==> flow/design.v <==
module avalon
(
	input  wire        clk,              
    input  wire        rst,              
	input  wire [31:0]  avs_s0_address,   
	input  wire [7:0]  avs_s0_writedata, 
	output reg [7:0]   avs_s0_readdata,  
	input  wire        avs_s0_write,     
	input  wire        avs_s0_read,     
     output reg      q,
     output reg      start_comm,
                     stop_comm,
                     start_N_comm,
                     pulse_invert_comm 
);
reg [31:0]           control_reg;
reg                  write_addr_err;
reg                  start,
                     stop,
                     start_N,
                     pulse_invert; 
always @(posedge clk)
    begin
    if (rst)
        begin
          write_addr_err <= 1'b0;
        end
    else
        if (avs_s0_write)
            begin
               case (avs_s0_address)
                    2'h0: control_reg <= avs_s0_writedata;
                default:
                    write_addr_err <= 1'b1;
               endcase 
            end
    else
          if (avs_s0_read)
            begin
			   case (avs_s0_address)
                    2'h0: avs_s0_readdata <= control_reg; 
                default:
                    avs_s0_readdata <= 32'b0;
               endcase
            end
    end
always @(posedge clk)
begin
    q <= 1'b0;
    if (avs_s0_write)
    begin
        q <= 1'b1;
     end   
end
always @(posedge q)
begin
start          = control_reg[0];
stop           = control_reg[1]; 
start_N        = control_reg[2];
pulse_invert   = control_reg[3];
end
endmodule
Tool chain data of avalon. The steps from the RTL of avalon to its reports follow in flow order. Line numbers count from 1 in the design file above. Operators carry their Yosys type and port widths (W data, S select, Z words). Library cell names are shortened. A cell with - has no value.

Top module: avalon. Clock port: clk. Library: sky130hd. Timing corner: tt_025C_1v80.

Word-level counts. Source: Yosys, flattened and elaborated, memories not mapped. Widths are those after wreduce. Registers that Yosys merges into a memory's read port (data or address) are not register bits. Print and check cells do not count. Equal cells are merged and count once.

Register bits after elaboration: 17. The figure for output and inout bits is 13. For cells after elaboration the number is 9.

The entry for mux-type cells reads 1. The entry for bitwise logic cells reads 2. The entry for reduce/logical cells reads 3.

Operator list (number): $logic_not A32 Y1 (1); $reduce_and A3 Y1 (2); $not A1 Y1 (2); $mux W1 (1).

Longest topological paths. Depth = most cells in a row (Yosys ltp): at word level without a register or memory, in the mapped netlist without a sequential cell, where the memories' decode and read muxes count.

Under depth after elaboration stands 2. The entry for ABC_AREA reads 0. Under depth in mapped cells stands 3. Under mapped depth without buffers stands 3.

After synthesis. The flow's flattened synthesis, as Yosys stat reports it; memories are mapped. The netlist is that of the ABC_AREA named above (0 if unset); the other value can give another one. The area totals of this step are shown rounded.

Cells by type: edfxtp_1 (number 16, area in all 480.461 um2); nor4_1 (number 7, area in all 43.792 um2); nor3_1 (number 8, area in all 40.038 um2); buf_4 (number 4, area in all 30.029 um2); inv_1 (number 8, area in all 30.029 um2); dfxtp_1 (number 1, area in all 20.019 um2); nor4b_2 (number 1, area in all 15.014 um2); nand4_2 (number 1, area in all 12.512 um2); nor4_2 (number 1, area in all 12.512 um2); nor3b_1 (number 1, area in all 7.507 um2); nand4_1 (number 1, area in all 6.256 um2); conb_1 (number 1, area in all 3.754 um2).

Cells in the netlist: 50. The entry for synthesis area reads 702 um2. The entry for area of sequential cells reads 500 um2. For flip-flop cells the number is 17. The figure for buffer cells is 4.

Timing after synthesis. Source: OpenSTA report_checks on the synthesized netlist (no wires, ideal clock, input and output delay 20% of the period each), path of least setup slack; recovery checks are left aside. Register names are those of the netlist, which keeps one name where synthesis merged equal registers.

Path type: input-to-reg. Start: input avs_s0_address[28]. End: register control_reg[0]. For clock period the number is 2.79 ns. Under library setup time stands 0.380 ns. The figure for time at the first pin is 0.558 ns. For arrival the number is 1.765 ns. The entry for setup slack reads 0.645 ns. Under path delay stands 1.587 ns. Stages on the path: 3. Buffers on the path: 0. The figure for period reached after synthesis is 2.145 ns.

"path delay" is the arrival time less input delay plus setup time. "stages on the path": output pins that drive a net of the path, with the launching flip-flop's if there is one; two outputs of one cell count as two. "period reached after synthesis" = period - worst setup slack (recovery checks aside). The figure is calculated, with input and output delays left at 20% of the set period. The rows between start and end are the longest chain of elaborated cells between them; the timing report does not say that the signal goes this way. Where chains are equally long, one stands for them. Each line given opens the expression or statement behind the cell; cells for indexed reads and writes are added by Yosys, which also makes memories of some case tables.

Path through: nor4_1 > nand4_2 > nor4b_2. For cells in the longest elaborated chain the number is 2. The entry for elaborated cells between the ends (all ways) reads 2. Classes of those cells: 2 x reduce/logical.

RTL lines, path post-synthesis: start, declared (RTL line 5) `input wire [31:0] avs_s0_address,`; $logic_not A32 Y1 (RTL line 31) `case (avs_s0_address)`; $reduce_and A3 Y1; end, assigned (RTL line 32) `2'h0: control_reg <= avs_s0_writedata;`.

Timing after layout. Path of least setup slack in the final report of run A (OpenROAD, finished layout, wires in). Where an end is a register, its clock arrival counts in the times.

Path type: input-to-reg. Start: input avs_s0_address[31]. End: register control_reg[3]. For clock period the number is 2.34 ns. Under library setup time stands 0.28 ns. The figure for time at the first pin is 0.47 ns. For arrival the number is 2.10 ns. The entry for setup slack reads 0.25 ns. Stages on the path: 5. Buffers on the path: 2.

The rows between start and end are the longest chain of elaborated cells between them; the timing report does not say that the signal goes this way. Where chains are equally long, one stands for them.

Path through: clkdlybuf4s50_1 > nor4_1 > nand4_2 > nor4b_2 > buf_4. For cells in the longest elaborated chain the number is 2. The entry for elaborated cells between the ends (all ways) reads 2. Classes of those cells: 2 x reduce/logical.

RTL lines, path after layout: start, declared (RTL line 5) `input wire [31:0] avs_s0_address,`; $logic_not A32 Y1 (RTL line 31) `case (avs_s0_address)`; $reduce_and A3 Y1; end, assigned (RTL line 32) `2'h0: control_reg <= avs_s0_writedata;`.

# Flow runs of avalon

Measured data: module avalon, platform sky130hd, 2 stored runs of the flow under differing settings, order arbitrary. Input and output delays are each 20% of the period that was set; the output load is 0.01 pF. By "period achieved" is meant the clock period of the run minus its worst setup slack. This is arithmetic on one report: input and output delays are still those of the set period (20% each). "critical path time": the worst setup path's part of the clock period (all of it between registers, 20% less for each end at a port) less its slack. A launch clock that arrives late makes it longer, a capture clock that arrives late makes it shorter. "total power after layout" rests on the timing tool's default activity at the inputs, not on a simulated workload. Measured values are rounded.

Files of run A:
==> flow/run.sh <==
#!/bin/bash
# the make line also repeats the synthesis and layout settings of config.mk as NAME=value (left out here)
make -C /OpenROAD-flow-scripts/flow DESIGN_CONFIG=/design/flow/config.mk WORK_HOME=/design/flow/orfs CLKGATE_MAP_FILE= finish
==> flow/config.mk <==
export PLATFORM = sky130hd
export DESIGN_NAME = avalon
export DESIGN_NICKNAME = avalon
export VERILOG_FILES = /design/flow/design.v
export SDC_FILE = /design/flow/constraint.sdc
export NUM_CORES = 4
export LEC_CHECK = 0
export CAP_MARGIN = 20
export CELL_PAD_IN_SITES_DETAIL_PLACEMENT = 2
export CORE_ASPECT_RATIO = 0.92
export CORE_MARGIN = 8
export CORE_UTILIZATION = 31
export PLACE_DENSITY_LB_ADDON = 0.23
export SLEW_MARGIN = 15
export TNS_END_PERCENT = 85
==> flow/constraint.sdc <==
create_clock -name core_clock -period 2.34 [get_ports {clk}]
set_input_delay 0.4680 -clock core_clock [delete_from_list [all_inputs] [get_ports {clk}]]
set_output_delay 0.4680 -clock core_clock [all_outputs]
set_load 0.01 [all_outputs]

Results of run A. The overall die area stands at 4040 um2. The cell area after synthesis reads 702 um2. The final design utilization is 60.4 %. For the period achieved the run shows 2.086 ns. The standard-cell area after layout is 1290 um2. For the setup slack of the worst path the run shows 0.254 ns. The measured total power after layout is 588 µW. The critical path time comes to 1.62 ns. Kind of the worst setup path: input-to-reg.

Files of run B:
==> flow/run.sh <==
#!/bin/bash
# the make line also repeats the synthesis and layout settings of config.mk as NAME=value (left out here)
make -C /OpenROAD-flow-scripts/flow DESIGN_CONFIG=/design/flow/config.mk WORK_HOME=/design/flow/orfs CLKGATE_MAP_FILE= finish
==> flow/config.mk <==
export PLATFORM = sky130hd
export DESIGN_NAME = avalon
export DESIGN_NICKNAME = avalon
export VERILOG_FILES = /design/flow/design.v
export SDC_FILE = /design/flow/constraint.sdc
export NUM_CORES = 4
export LEC_CHECK = 0
export ABC_AREA = 0
export CAP_MARGIN = 20
export CELL_PAD_IN_SITES_GLOBAL_PLACEMENT = 0
export CORE_MARGIN = 2
export CORE_UTILIZATION = 33
export PLACE_DENSITY_LB_ADDON = 0.18
export SLEW_MARGIN = 35
export TNS_END_PERCENT = 80
==> flow/constraint.sdc <==
create_clock -name core_clock -period 1.74 [get_ports {clk}]
set_input_delay 0.3480 -clock core_clock [delete_from_list [all_inputs] [get_ports {clk}]]
set_output_delay 0.3480 -clock core_clock [all_outputs]
set_load 0.01 [all_outputs]

Results of run B. The overall die area stands at 2510 um2. The cell area after synthesis reads 702 um2. The final design utilization is 72.2 %. For the period achieved the run shows 1.681 ns. The standard-cell area after layout is 1430 um2. For the setup slack of the worst path the run shows 0.059 ns. The measured total power after layout is 785 µW. The critical path time comes to 1.33 ns. Kind of the worst setup path: input-to-reg.
